==> flow/design.v <==
module GRAY_COUNTER_16B(
    input wire clk,            
    input wire rstn,           
    input wire en,
	 output reg [15:0] gray     
);
    reg [15:0] binary;         
    always @(posedge clk or negedge rstn) begin
        if (!rstn)
            binary <= 16'b0;  
        else
		  		if(en)
         	   binary <= binary + 1;  
		 		else binary <= 16'b0;
    end
    always @(posedge clk or negedge rstn) begin
        if (!rstn)
            gray <= 16'b0;  
	 else begin
		  		if(en)
           		gray <= binary ^ (binary >> 1);  
		 		else gray <= 16'b0;
	 end
    end
endmodule
; ---- From RTL to reports: GRAY_COUNTER_16B
; The steps from the RTL of GRAY_COUNTER_16B to its reports follow in flow order.
; Lines are those of the file above, counted from 1.
; Operators: Yosys type, input widths -> output width; for muxes data width and select width s.
; Not given: n/a
[design]
top_module = GRAY_COUNTER_16B
clk_port = clk
library = sky130hd
lib_corner = tt_025C_1v80

; ---- After elaboration
; Yosys after proc, flatten, opt, wreduce and memory -nomap, before mapping. Enables and synchronous resets that opt folds into registers are not counted as muxes. Memory bits, and registers merged into a memory's read port (data or address), are not among the register bits. Print and check cells are not counted. Equal cells are merged and count once.
[op_classes]
bitwise = 1
muxes = 2
add_sub_neg = 1
[ops]
columns = op, count
row1 = $mux 16, 2
row2 = $add 16x1->16 const B, 1
row3 = $xor 16x15->16, 1
[word_totals]
register_bits = 32

; ---- Longest topological paths
; Yosys ltp: most cells in a row. Word level: on the elaborated netlist, between registers, memories and ports. Mapped: between sequential cells and ports; inverters and the memories' decode and read muxes count.
[logic_depth]
ltp_word = 2
ABC_AREA = 0
depth_mapped = 4

; ---- Netlist
; Source: synth_stat.txt of the flow (Yosys; design flattened, memories mapped). It holds for the ABC_AREA given above (unset counts as 0); a run with the other value may have another netlist.
; Totals and module areas in this step are rounded.
[mapped]
stdcells = 115
flip_flops = 31
area_um2 = 1400
[types]
columns = cell_type, count
row1 = sky130_fd_sc_hd__dfrtp_1, 31
row2 = sky130_fd_sc_hd__ha_1, 14
row3 = sky130_fd_sc_hd__and2_1, 23
row4 = sky130_fd_sc_hd__xnor2_1, 6
row5 = sky130_fd_sc_hd__a21boi_0, 4
row6 = sky130_fd_sc_hd__or4b_1, 3
row7 = sky130_fd_sc_hd__nand2_1, 7
row8 = sky130_fd_sc_hd__o21ai_0, 5
row9 = sky130_fd_sc_hd__or3_1, 4
row10 = sky130_fd_sc_hd__nand4_4, 1
row11 = sky130_fd_sc_hd__nand3_1, 4
row12 = sky130_fd_sc_hd__xor2_1, 2
row13 = sky130_fd_sc_hd__o211ai_1, 2
row14 = sky130_fd_sc_hd__nand4_2, 1
row15 = sky130_fd_sc_hd__clkbuf_1, 3
row16 = sky130_fd_sc_hd__and2b_2, 1
row17 = sky130_fd_sc_hd__buf_4, 1
row18 = sky130_fd_sc_hd__inv_1, 2
row19 = sky130_fd_sc_hd__nand4_1, 1

; ---- Path before layout
; Path of least setup slack by OpenSTA after synthesis, without wires, with an ideal clock, recovery checks aside; 20% of the period is set as input and as output delay. Where synthesis merged equal registers, the netlist keeps one of their names.
[synth_timing]
path_type = register to register
start = register binary[0]
end = register binary[10]
path_slack_ns = 0.104
t_arrival_ns = 1.350
driving_pins = 5
tclk_ns = 1.52
n_path_buf = 0
required_time_ns = 1.454
delay_ns = 1.416
period_less_setup_slack_ns = 1.416
; "delay_ns" is the arrival time less input delay plus setup time.
; "driving_pins" counts driving pins, that of a launching flip-flop among them; a cell with two outputs on the path counts twice.
; "period_less_setup_slack_ns" = period - worst setup slack (recovery checks aside). The figure is calculated, with input and output delays left at 20% of the set period.
; Between the ends stands the longest chain of elaborated cells between them, by number of cells; it is not shown to be the way that was timed. Of several equally long chains one is given.
; A line is the first line of the expression or statement that the cell stems from. Yosys adds cells for indexed reads and writes and turns some case tables into memories.
; At most two assigning lines are given for a register; there are more.
[synth_via]
cell_sequence = sky130_fd_sc_hd__dfrtp_1 > sky130_fd_sc_hd__ha_1 > sky130_fd_sc_hd__nand4_2 > sky130_fd_sc_hd__or4b_1 > sky130_fd_sc_hd__nand2_1
elab_chain_cells = 2
cells_between = 2
cone_classes = 1 x add/sub; 1 x mux
[synth_rtl]
columns = item, line
row1 = from (decl), 7  ; reg [15:0] binary;
row2 = from (assign), 10  ; binary <= 16'b0;
row3 = from (assign), 13  ; binary <= binary + 1;
row4 = $add 16x1->16, 13
row5 = $mux 16, 12  ; if(en)
row6 = to (assign), 10
row7 = to (assign), 13
row8 = to (decl), 7

; ---- Worst path after layout
; Path of least setup slack in the final report of run 1 (OpenROAD, finished layout, wires in). Where an end is a register, its clock arrival counts in the times.
[layout_timing]
path_type = register to output
start = register (no name shown)
end = output port gray[0]
n_path_buf = 1
t_arrival_ns = 1.26
driving_pins = 2
required_time_ns = 2.19
path_slack_ns = 0.93
out_delay_ns = 0.55
tclk_ns = 2.74
[layout_via]
cell_sequence = sky130_fd_sc_hd__dfrtp_1 > sky130_fd_sc_hd__clkdlybuf4s50_1
[layout_rtl]
columns = item, line
row1 = to (decl), 5  ; output reg [15:0] gray
; No chain of elaborated cells between the ends is given.

--- measured runs ---
Record of 2 stored runs of the RTL-to-layout flow on GRAY_COUNTER_16B, platform sky130hd. The runs are unordered. Constraints: input delay and output delay 20% of the set period each, output load 0.01 pF.
"period_reached_ns" is the run's clock period less its worst setup slack. It is reckoned from that one timing run; input and output delays stay at 20% of the period that was set.
"worst_path_time_ns" means the part of the period allowed to the worst setup path (the constraints hold back 20% at inputs and 20% at outputs) less its slack; where the path has registers, the arrival times of their clocks count too.
By "design_power_uw" is meant OpenSTA's value without simulated activity: inputs other than the clock are taken to toggle once in ten clock periods, and the tool carries that through the logic.
Values from the reports are rounded here.

# run 1
==> flow/run.sh <==
#!/bin/bash
# the make line also repeats the synthesis and layout settings of config.mk as NAME=value (left out here)
make -C /OpenROAD-flow-scripts/flow DESIGN_CONFIG=/design/flow/config.mk WORK_HOME=/design/flow/orfs CLKGATE_MAP_FILE= finish
==> flow/config.mk <==
export PLATFORM = sky130hd
export DESIGN_NAME = GRAY_COUNTER_16B
export DESIGN_NICKNAME = GRAY_COUNTER_16B
export VERILOG_FILES = /design/flow/design.v
export SDC_FILE = /design/flow/constraint.sdc
export NUM_CORES = 4
export LEC_CHECK = 0
export CAP_MARGIN = 20
export CORE_MARGIN = 2
export CORE_UTILIZATION = 40
export SLEW_MARGIN = 20
==> flow/constraint.sdc <==
create_clock -name core_clock -period 2.74 [get_ports {clk}]
set_input_delay 0.5480 -clock core_clock [delete_from_list [all_inputs] [get_ports {clk}]]
set_output_delay 0.5480 -clock core_clock [all_outputs]
set_load 0.01 [all_outputs]

==> run 1: results <==
post_synth_area_um2=1400
setupTns_ns=0.000
final_die_area_um2=4000
design_power_uw=810
final_cell_area_um2=1700
worst_path_time_ns=1.26
worst_path_kind="register to output"
hold_worst_slack_ns=0.57
fin_util_pct=51
final_setup_ws_ns=0.93
period_reached_ns=1.812

# run 2
==> flow/run.sh <==
#!/bin/bash
# the make line also repeats the synthesis and layout settings of config.mk as NAME=value (left out here)
make -C /OpenROAD-flow-scripts/flow DESIGN_CONFIG=/design/flow/config.mk WORK_HOME=/design/flow/orfs CLKGATE_MAP_FILE= finish
==> flow/config.mk <==
export PLATFORM = sky130hd
export DESIGN_NAME = GRAY_COUNTER_16B
export DESIGN_NICKNAME = GRAY_COUNTER_16B
export VERILOG_FILES = /design/flow/design.v
export SDC_FILE = /design/flow/constraint.sdc
export NUM_CORES = 4
export LEC_CHECK = 0
export CAP_MARGIN = 30
export CORE_ASPECT_RATIO = 0.65
export CORE_MARGIN = 7
export CORE_UTILIZATION = 39
export GPL_ROUTABILITY_DRIVEN = 1
export SETUP_SLACK_MARGIN = 0.41
export SLEW_MARGIN = 20
==> flow/constraint.sdc <==
create_clock -name core_clock -period 2.79 [get_ports {clk}]
set_input_delay 0.5580 -clock core_clock [delete_from_list [all_inputs] [get_ports {clk}]]
set_output_delay 0.5580 -clock core_clock [all_outputs]
set_load 0.01 [all_outputs]

==> run 2: results <==
post_synth_area_um2=1400
setupTns_ns=0.000
final_die_area_um2=5500
design_power_uw=850
final_cell_area_um2=1700
worst_path_time_ns=1.20
worst_path_kind="register to output"
hold_worst_slack_ns=0.57
fin_util_pct=51
final_setup_ws_ns=1.0
period_reached_ns=1.755
--- end ---
