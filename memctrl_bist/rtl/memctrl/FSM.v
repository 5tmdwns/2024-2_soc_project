==> flow/design.v <==
module BIST( 
           BIST_MEM_ADDR, BIST_MEM_CE, BIST_MEM_WEB, BIST_MEM_OEB, BIST_MEM_CSB, BIST_MEM_IDATA, BIST_PASS,
           CLK, RSTN, BIST_EN, BIST_MODE, BIST_ODATA);
    input                    CLK;
    input                    RSTN;
    input                    BIST_EN;
    input        [2:0]       BIST_MODE;
    input        [7:0]       BIST_ODATA;
    output reg   [9:0]       BIST_MEM_ADDR;
    output reg               BIST_MEM_CE;
    output reg               BIST_MEM_WEB;
    output reg   [63:0]      BIST_MEM_OEB;
    output reg   [63:0]      BIST_MEM_CSB;
    output reg   [7:0]       BIST_MEM_IDATA;
    output reg               BIST_PASS;
    wire BIST_MODE0, BIST_MODE1, BIST_MODE2;
    assign BIST_MODE0 = BIST_EN & BIST_MODE[0];
    assign BIST_MODE1 = BIST_EN & BIST_MODE[1];
    assign BIST_MODE2 = BIST_EN & BIST_MODE[2];
    wire [15:0] LFSR_ADDR, GRAY_ADDR, BIN_ADDR;
    wire [7:0]  LFSR_DATA, Toggle_DATA;
    LFSR16B LFSR_ADDR_GEN       (.CLK(CLK), .RSTN(RSTN), .EN(BIST_MODE0), .OUT(LFSR_ADDR));
	GrayCounter GRAY_ADDR_GEN   (.CLK(CLK), .RSTN(RSTN), .EN(BIST_MODE1), .OUT(GRAY_ADDR));
	BinaryCounter BIN_ADDR_GEN  (.CLK(CLK), .RSTN(RSTN), .EN(BIST_MODE2), .OUT(BIN_ADDR));
	LFSR8B LFSR_DATA_GEN        (.CLK(CLK), .RSTN(RSTN), .EN(BIST_MODE0), .OUT(LFSR_DATA));
    Toggle8B Toggle_DATA_GEN    (.CLK(CLK), .RSTN(RSTN), .EN(BIST_MODE1 | BIST_MODE2), .OUT(Toggle_DATA));    
    reg [15:0] BIST_MEM_ADDR_reg;
    always @(*) begin
            case (BIST_MODE)
                3'b001: BIST_MEM_ADDR_reg  = LFSR_ADDR;
                3'b010: BIST_MEM_ADDR_reg  = GRAY_ADDR;
                3'b100: BIST_MEM_ADDR_reg  = BIN_ADDR;
                default: BIST_MEM_ADDR_reg = 16'h0000;
            endcase
        end
    reg [7:0] BIST_MEM_IDATA_reg;
    always @(*) begin
            case (BIST_MODE)
                3'b001: BIST_MEM_IDATA_reg  = LFSR_DATA;
                3'b010: BIST_MEM_IDATA_reg  = Toggle_DATA;
                3'b100: BIST_MEM_IDATA_reg  = Toggle_DATA;
                default: BIST_MEM_IDATA_reg = 8'h00;
            endcase
    end
    localparam  IDLE     =   5'b00001;
    localparam  WRITE1   =   5'b00010;
    localparam  WRITE2   =   5'b00100;
    localparam  READ1    =   5'b01000;
    localparam  READ2    =   5'b10000;
    reg [4:0] state, next_state;
    always @(posedge CLK or negedge RSTN) begin
        if (!RSTN) begin
            state <= IDLE;
        end
        else begin
            state <= next_state;
        end
    end
    always @(*) begin
        case (state)
            IDLE:    next_state = (BIST_EN) ? WRITE1 : IDLE;
            WRITE1:  next_state = WRITE2;
            WRITE2:  next_state = READ1;
            READ1:   next_state = READ2;
            READ2:   next_state = (BIST_EN) ? WRITE1 : IDLE;
            default: next_state = IDLE;
        endcase
    end
    always @(posedge CLK or negedge RSTN) begin
        if (!RSTN) begin
            BIST_MEM_IDATA        <= 8'b0;
            BIST_MEM_ADDR         <= 15'b0;
            BIST_MEM_CE  <= 1'b0;
            BIST_MEM_WEB <= 1'b1;
            BIST_MEM_CSB <= 64'hffff_ffff_ffff_ffff;
            BIST_MEM_OEB <= 64'hffff_ffff_ffff_ffff;
            BIST_PASS <= 1'b0;
        end
        else begin
            case (state)
                IDLE: begin
                    BIST_MEM_IDATA        <= 8'b0;
                    BIST_MEM_ADDR         <= 15'b0;
                    BIST_MEM_CE  <= 1'b0;
                    BIST_MEM_WEB <= 1'b1;
                    BIST_MEM_CSB <= 64'hffff_ffff_ffff_ffff;
                    BIST_MEM_OEB <= 64'hffff_ffff_ffff_ffff;
                    BIST_PASS <= 1'b0;
                end
                WRITE1: begin
                    BIST_MEM_IDATA        <= BIST_MEM_IDATA;
                    BIST_MEM_ADDR         <= BIST_MEM_ADDR_reg[9:0];
                    BIST_MEM_CE  <= 1'b0;
                    BIST_MEM_WEB <= 1'b1;
                    BIST_MEM_CSB <= 64'hffff_ffff_ffff_ffff;
                    BIST_MEM_OEB <= BIST_MEM_OEB;
                    BIST_PASS <= 1'b0;
                end
                WRITE2: begin
                    BIST_MEM_IDATA        <= BIST_MEM_IDATA_reg;
                    BIST_MEM_ADDR         <= BIST_MEM_ADDR;
                    BIST_MEM_CE  <= 1'b1;
                    BIST_MEM_WEB <= 1'b0;
                    BIST_MEM_CSB <= ~(64'd1 << BIST_MEM_ADDR_reg[15:10]);
                    BIST_MEM_OEB <= 64'hffff_ffff_ffff_ffff;
					if (BIST_ODATA != BIST_MEM_IDATA) begin
    				    BIST_PASS <= 1'b1;
					end
                    else begin
    				    BIST_PASS <= 1'b0; 
				    end
                end
                READ1: begin
                    BIST_MEM_IDATA        <= BIST_MEM_IDATA;
                    BIST_MEM_ADDR         <= BIST_MEM_ADDR;
                    BIST_MEM_CE  <= 1'b0;
                    BIST_MEM_WEB <= 1'b1;
                    BIST_MEM_CSB <= 64'hffff_ffff_ffff_ffff;
                    BIST_MEM_OEB <= 64'hffff_ffff_ffff_ffff;
                    BIST_PASS <= 1'b0;
                end
                READ2: begin
                    BIST_MEM_IDATA        <= BIST_MEM_IDATA;
                    BIST_MEM_ADDR         <= BIST_MEM_ADDR;
                    BIST_MEM_CE  <= 1'b1;
                    BIST_MEM_WEB <= 1'b1;
                    BIST_MEM_CSB <= ~(64'd1 << BIST_MEM_ADDR_reg[15:10]);
                    BIST_MEM_OEB <= ~(64'd1 << BIST_MEM_ADDR_reg[15:10]);
                    BIST_PASS <= 1'b0;
                end
            endcase
        end
    end
endmodule
module BinaryCounter( 
                     OUT,
                     CLK, RSTN, EN
                     );
    input CLK;
    input RSTN;
    input EN;
    output reg [15:0] OUT;
    reg COUNTING;
    reg [2:0] CLK_COUNT;
    always @(posedge CLK or negedge RSTN) begin
        if (!RSTN) begin
            COUNTING <= 1'b0;
            CLK_COUNT <= 3'b000;
            OUT <= 16'h0000;
        end
        else begin
            if (EN) begin
                if (!COUNTING) begin
                    if (CLK_COUNT == 3'd4) begin
                        COUNTING <= 1'b1;
                        CLK_COUNT <= 3'b000;
                        OUT <= OUT + 1;
                    end
                    else begin
                        CLK_COUNT <= CLK_COUNT + 1;
                    end
                end
                else begin
                    if (CLK_COUNT == 3'd3) begin
                        CLK_COUNT <= 3'b000;
                        OUT <= OUT + 1;
                    end
                    else begin
                        CLK_COUNT <= CLK_COUNT + 1;
                    end
                end
            end
            else begin
                COUNTING <= 1'b0;
                CLK_COUNT <= 3'b000;
            end
        end
    end
endmodule
module FSM( 
		   MEM_ADDR, MEM_CE, MEM_WEB, MEM_OEB, MEM_CSB, MEM_IDATA, BIST_PASS,
           CLK, RSTN, ADDR, CE, CSB, WEB, OEB, IDATA, BIST_EN, BIST_MODE, BIST_ODATA);
    input                    CLK;
    input                    RSTN;
    input        [15:0]      ADDR;
    input                    CE;
    input                    CSB;
    input                    WEB;
    input                    OEB;
    input        [7:0]       IDATA;
    input                    BIST_EN;
    input        [2:0]       BIST_MODE;
    input        [7:0]       BIST_ODATA;
    output reg   [9:0]       MEM_ADDR;
    output reg               MEM_CE;
    output reg               MEM_WEB;
    output reg   [63:0]      MEM_OEB;
    output reg   [63:0]      MEM_CSB;
    output reg   [7:0]       MEM_IDATA;
    output                   BIST_PASS;
    wire         [9:0]       BIST_MEM_ADDR;
    wire                     BIST_MEM_CE;
    wire                     BIST_MEM_WEB;
    wire         [63:0]      BIST_MEM_OEB;
    wire         [63:0]      BIST_MEM_CSB;
    wire         [7:0]       BIST_MEM_IDATA;
    BIST
        UBIST
        ( 
        .BIST_MEM_ADDR                       (BIST_MEM_ADDR[9:0]),
        .BIST_MEM_CE                         (BIST_MEM_CE),
        .BIST_MEM_WEB                        (BIST_MEM_WEB),
        .BIST_MEM_OEB                        (BIST_MEM_OEB[63:0]),
        .BIST_MEM_CSB                        (BIST_MEM_CSB[63:0]),
        .BIST_MEM_IDATA                      (BIST_MEM_IDATA[7:0]),
        .BIST_PASS                           (BIST_PASS),
        .CLK                                 (CLK),
        .RSTN                                (RSTN),
        .BIST_EN                             (BIST_EN),
        .BIST_MODE                           (BIST_MODE[2:0]),
        .BIST_ODATA                          (BIST_ODATA[7:0]));
    always @(posedge CLK or negedge RSTN) begin
        if(!RSTN) begin
            MEM_ADDR         <= 10'b0;
            MEM_WEB          <= 1'b1;
            MEM_CSB          <= {64{1'b1}};
            MEM_IDATA        <= 8'b0;
        end
        else begin
            if (BIST_EN) begin
                MEM_ADDR         <= BIST_MEM_ADDR[9:0];
                MEM_WEB          <= BIST_MEM_WEB;
                MEM_CSB          <= BIST_MEM_CSB[63:0];
                MEM_IDATA        <= BIST_MEM_IDATA[7:0];
            end
            else begin
                MEM_ADDR         <= ADDR[9:0];
                MEM_WEB          <= WEB;
                MEM_CSB          <= {64{CSB}} | (~(64'd1 << ADDR[15:10]));
                MEM_IDATA        <= IDATA;
            end
        end
    end
	wire CLKB;
	assign CLKB = ~CLK;
	reg PREV_CE;
    reg [63:0] PREV_OEB;
    always@(posedge CLKB or negedge RSTN) begin
        if(!RSTN) begin
            PREV_CE <= 1'b0;
            MEM_CE  <= 1'b0;
            PREV_OEB <= {64{1'b1}};
            MEM_OEB  <= {64{1'b1}};
        end
        else begin
            if (BIST_EN) begin
                PREV_CE <= BIST_MEM_CE;
                MEM_CE  <= PREV_CE;
                PREV_OEB <= BIST_MEM_OEB[63:0];
                MEM_OEB  <= PREV_OEB;
            end
            else begin
                PREV_CE <= 1'b0;
                MEM_CE  <= CE;
                PREV_OEB <= {64{OEB}} | (~(64'd1 << ADDR[15:10]));
                MEM_OEB  <= PREV_OEB;
            end
        end
    end
endmodule
module GrayCounter( 
                   OUT,
                   CLK, RSTN, EN
                   );
    input CLK;
    input RSTN;
    input EN;
    output reg [15:0] OUT;
    reg COUNTING;
    reg [2:0] CLK_COUNT;
    reg [15:0] BinaryCounter;
    always @(posedge CLK or negedge RSTN) begin
        if (!RSTN) begin
            COUNTING <= 1'b0;
            CLK_COUNT <= 3'b000;
            BinaryCounter <= 16'h0000;
            OUT <= 16'h0000;
        end else begin
            if (EN) begin
                if (!COUNTING) begin
                    if (CLK_COUNT == 3'd4) begin
                        COUNTING <= 1'b1;
                        CLK_COUNT <= 3'b000;
                        BinaryCounter <= BinaryCounter + 1;
                        OUT <= (BinaryCounter + 1) ^ ((BinaryCounter + 1) >> 1);
                    end
                    else begin
                        CLK_COUNT <= CLK_COUNT + 1;
                    end
                end
                else begin
                    if (CLK_COUNT == 3'd3) begin
                        CLK_COUNT <= 3'b000;
                        BinaryCounter <= BinaryCounter + 1;
                        OUT <= (BinaryCounter + 1) ^ ((BinaryCounter + 1) >> 1);
                    end
                    else begin
                        CLK_COUNT <= CLK_COUNT + 1;
                    end
                end
            end
            else begin
                COUNTING <= 1'b0;
                CLK_COUNT <= 3'b000;
            end
        end
    end
endmodule
module LFSR16B( 
              OUT,
              CLK, RSTN, EN
              );
   input CLK;
   input RSTN;
   input EN;
   output reg [15:0] OUT;
   reg COUNTING;
   reg [2:0] CLK_COUNT;
   always @(posedge CLK or negedge RSTN) begin
      if (!RSTN) begin
         COUNTING <= 1'b0;
         CLK_COUNT <= 3'b000;
         OUT <= 16'h8000;
      end
      else begin
         if (EN) begin
            if (!COUNTING) begin
               if (CLK_COUNT == 3'd4) begin
                  COUNTING <= 1'b1;
                  CLK_COUNT <= 3'b000;
                  OUT <= {OUT[14:0], OUT[15] ^ OUT[13] ^ OUT[12] ^ OUT[10]};
               end
               else begin
                  CLK_COUNT <= CLK_COUNT + 1;
               end
            end
            else begin
               if (CLK_COUNT == 3'd3) begin
                  CLK_COUNT <= 3'b000;
                  OUT <= {OUT[14:0], OUT[15] ^ OUT[13] ^ OUT[12] ^ OUT[10]};
               end
               else begin
                  CLK_COUNT <= CLK_COUNT + 1;
               end
            end
         end
         else begin
            COUNTING <= 1'b0;
            CLK_COUNT <= 3'b000;
         end
      end
   end
endmodule
module LFSR8B( 
              OUT,
              CLK, RSTN, EN
              );
   input CLK;
   input RSTN;
   input EN;
   output reg [7:0] OUT;
   reg COUNTING;
   reg [2:0] CLK_COUNT;
   always @(posedge CLK or negedge RSTN) begin
      if (!RSTN) begin
         COUNTING <= 1'b0;
         CLK_COUNT <= 3'b000;
         OUT <= 8'h80;
      end
      else begin
         if (EN) begin
            if (!COUNTING) begin
               if (CLK_COUNT == 3'd4) begin
                  COUNTING <= 1'b1;
                  CLK_COUNT <= 3'b000;
                  OUT <= {OUT[6:0], OUT[7] ^ OUT[5] ^ OUT[4] ^ OUT[3]};
               end
               else begin
                  CLK_COUNT <= CLK_COUNT + 1;
               end
            end
            else begin
               if (CLK_COUNT == 3'd3) begin
                  CLK_COUNT <= 3'b000;
                  OUT <= {OUT[6:0], OUT[7] ^ OUT[5] ^ OUT[4] ^ OUT[3]};
               end
               else begin
                  CLK_COUNT <= CLK_COUNT + 1;
               end
            end
         end
         else begin
            COUNTING <= 1'b0;
            CLK_COUNT <= 3'b000;
         end
      end
   end
endmodule
module Toggle8B( 
                OUT,
                CLK, RSTN, EN
                );
    input CLK;
    input RSTN;
    input EN;
    output reg [7:0] OUT;
    reg COUNTING;
    reg [2:0] CLK_COUNT;
    always @(posedge CLK or negedge RSTN) begin
        if (!RSTN) begin
            COUNTING <= 1'b0;
            CLK_COUNT <= 3'b000;
            OUT <= 8'h00;
        end
        else begin
            if (EN) begin
                if (!COUNTING) begin
                    if (CLK_COUNT == 3'd4) begin
                        COUNTING <= 1'b1;
                        CLK_COUNT <= 3'b000;
                        OUT <= ~OUT;
                    end
                    else begin
                        CLK_COUNT <= CLK_COUNT + 1;
                    end
                end
                else begin
                    if (CLK_COUNT == 3'd3) begin
                        CLK_COUNT <= 3'b000;
                        OUT <= ~OUT;
                    end
                    else begin
                        CLK_COUNT <= CLK_COUNT + 1;
                    end
                end
            end
            else begin
                COUNTING <= 1'b0;
                CLK_COUNT <= 3'b000;
            end
        end
    end
endmodule
# Tool chain data of FSM
# Tool output for the design above, in the order of the flow.
# Lines are those of the file above, counted from 1.
# Operators carry their Yosys type and port widths (W data, S select, Z words).
# Cell names lack the library's common part.
# Not given: -
# inputs
top_module	FSM
clock_port	CLK
library	sky130hd
lib_corner	tt_025C_1v80

# Word level
# Counts by Yosys on the flattened word-level netlist (proc, flatten, opt, wreduce; memories kept). Register bits leave out memories and registers merged into their read ports (data or address). Print and check cells are left out. Cells with the same type and inputs are merged into one.
# word_totals
reg_bits	467
inputBits	42
output_inout_bits	149
# op_classes
n_shift	2
add_sub_neg	7
mux	72
bitwise	16
reduce_and_logical	21
equal	24
# op_table
op	n
$pmux W64 S2	2
$mux W16	12
$shl A1 B6 Y64 const A	2
$or A64 B64 Y64	2
$not A64 Y64	2
$mux W64	2
$mux W3	20
$mux W8	7
$pmux W16 S3	1
$pmux W8 S2	2
$reduce_bool A2 Y1	10
$pmux W10 S2	1
$pmux W5 S4	1
$mux W1	19
$eq A3 B2 Y1 const B	6
$eq A3 B3 Y1 const B	6
$add A16 B1 Y17 const B	1
$add A16 B1 Y16 const B	1
$xor A16 B16 Y16	1
$add A3 B1 Y3 const B	5
$reduce_and A3 Y1	5
$ne A2 B1 Y1 const B	5
$mux W10	1
$ne A8 B8 Y1	1
$not A8 Y8	1
$xor A1 B1 Y1	6
$reduce_or A2 Y1	3
$reduce_or A3 Y1	2
# Not listed: further kinds 11, cells in them 15.

# Depth
# Yosys ltp: most cells in a row. Word level: on the elaborated netlist, between registers, memories and ports. Mapped: between sequential cells and ports; inverters and the memories' decode and read muxes count.
# logic_depth
ltp_word	5
abc_area	1
ltp_mapped	13
mapped_depth_nobuf	11

# After synthesis
# Yosys stat after the flow's synthesis: flattened, memories mapped to cells. It holds for the ABC_AREA given above (unset counts as 0); a run with the other value may have another netlist.
# Totals and module areas in this step are rounded.
# types
cell	n	area_total_um2
dfstp_2	325	8539.44
dfrtp_1	140	3503.36
inv_1	309	1.16E+03
nand2_1	266	998.458
nand4_1	127	794.512
nor2_1	197	739.459
o22ai_1	100	625.6
nand3_1	90	450.432
or2_2	70	437.92
a21oi_1	60	300.288
ha_1	22	275.264
clkbuf_1	63	236.477
o21ai_0	46	230.221
xnor2_1	23	201.443
xor2_1	21	183.926
nor2_4	16	180.173
a22oi_1	23	172.666
mux2_2	14	157.651
# Not listed: further types 28, cells in them 138.
# mapped
flip_flops	467
buffers	108
mapped_cells	2050
synth_area_um2	20200

# Below are 2 stored runs of the flow (Yosys, OpenROAD; platform sky130hd) on FSM, each with its settings and what was measured, unordered. Constraints: input delay and output delay 20% of the set period each, output load 0.01 pF.
# "fin_power_w" is the tool's figure for a default switching activity; nothing was simulated.
# Measured values are rounded.
# Among the settings, - means not set for that run.
run name	period_ns	CORE_UTILIZATION	SETUP_SLACK_MARGIN	PLACE_DENSITY_LB_ADDON	TNS_END_PERCENT	ABC_AREA	GPL_TIMING_DRIVEN	CTS_CLUSTER_DIAMETER	SLEW_MARGIN	CAP_MARGIN	CORE_MARGIN	CORE_ASPECT_RATIO	CELL_PAD_IN_SITES_DETAIL_PLACEMENT	GPL_ROUTABILITY_DRIVEN	CTS_CLUSTER_SIZE	MIN_ROUTING_LAYER	yosys_chip_area_um2	final_die_area_um2	post_route_stdcell_area_um2	worstSetupSlack_ns	tns_setup_ns	holdWs_ns	fin_power_w
run 1	4.71	50	-0.12	0.15	100	1	0	227	15	20	2	-	-	-	-	-	20200	41900	24800	-0.169	-1.34	0.325	0.00954
run 2	5.04	63	0.57	0.3	-	-	-	92	20	15	2	0.51	0	1	61	met2	18900	31400	22400	0.192	0.000	0.324	0.00655
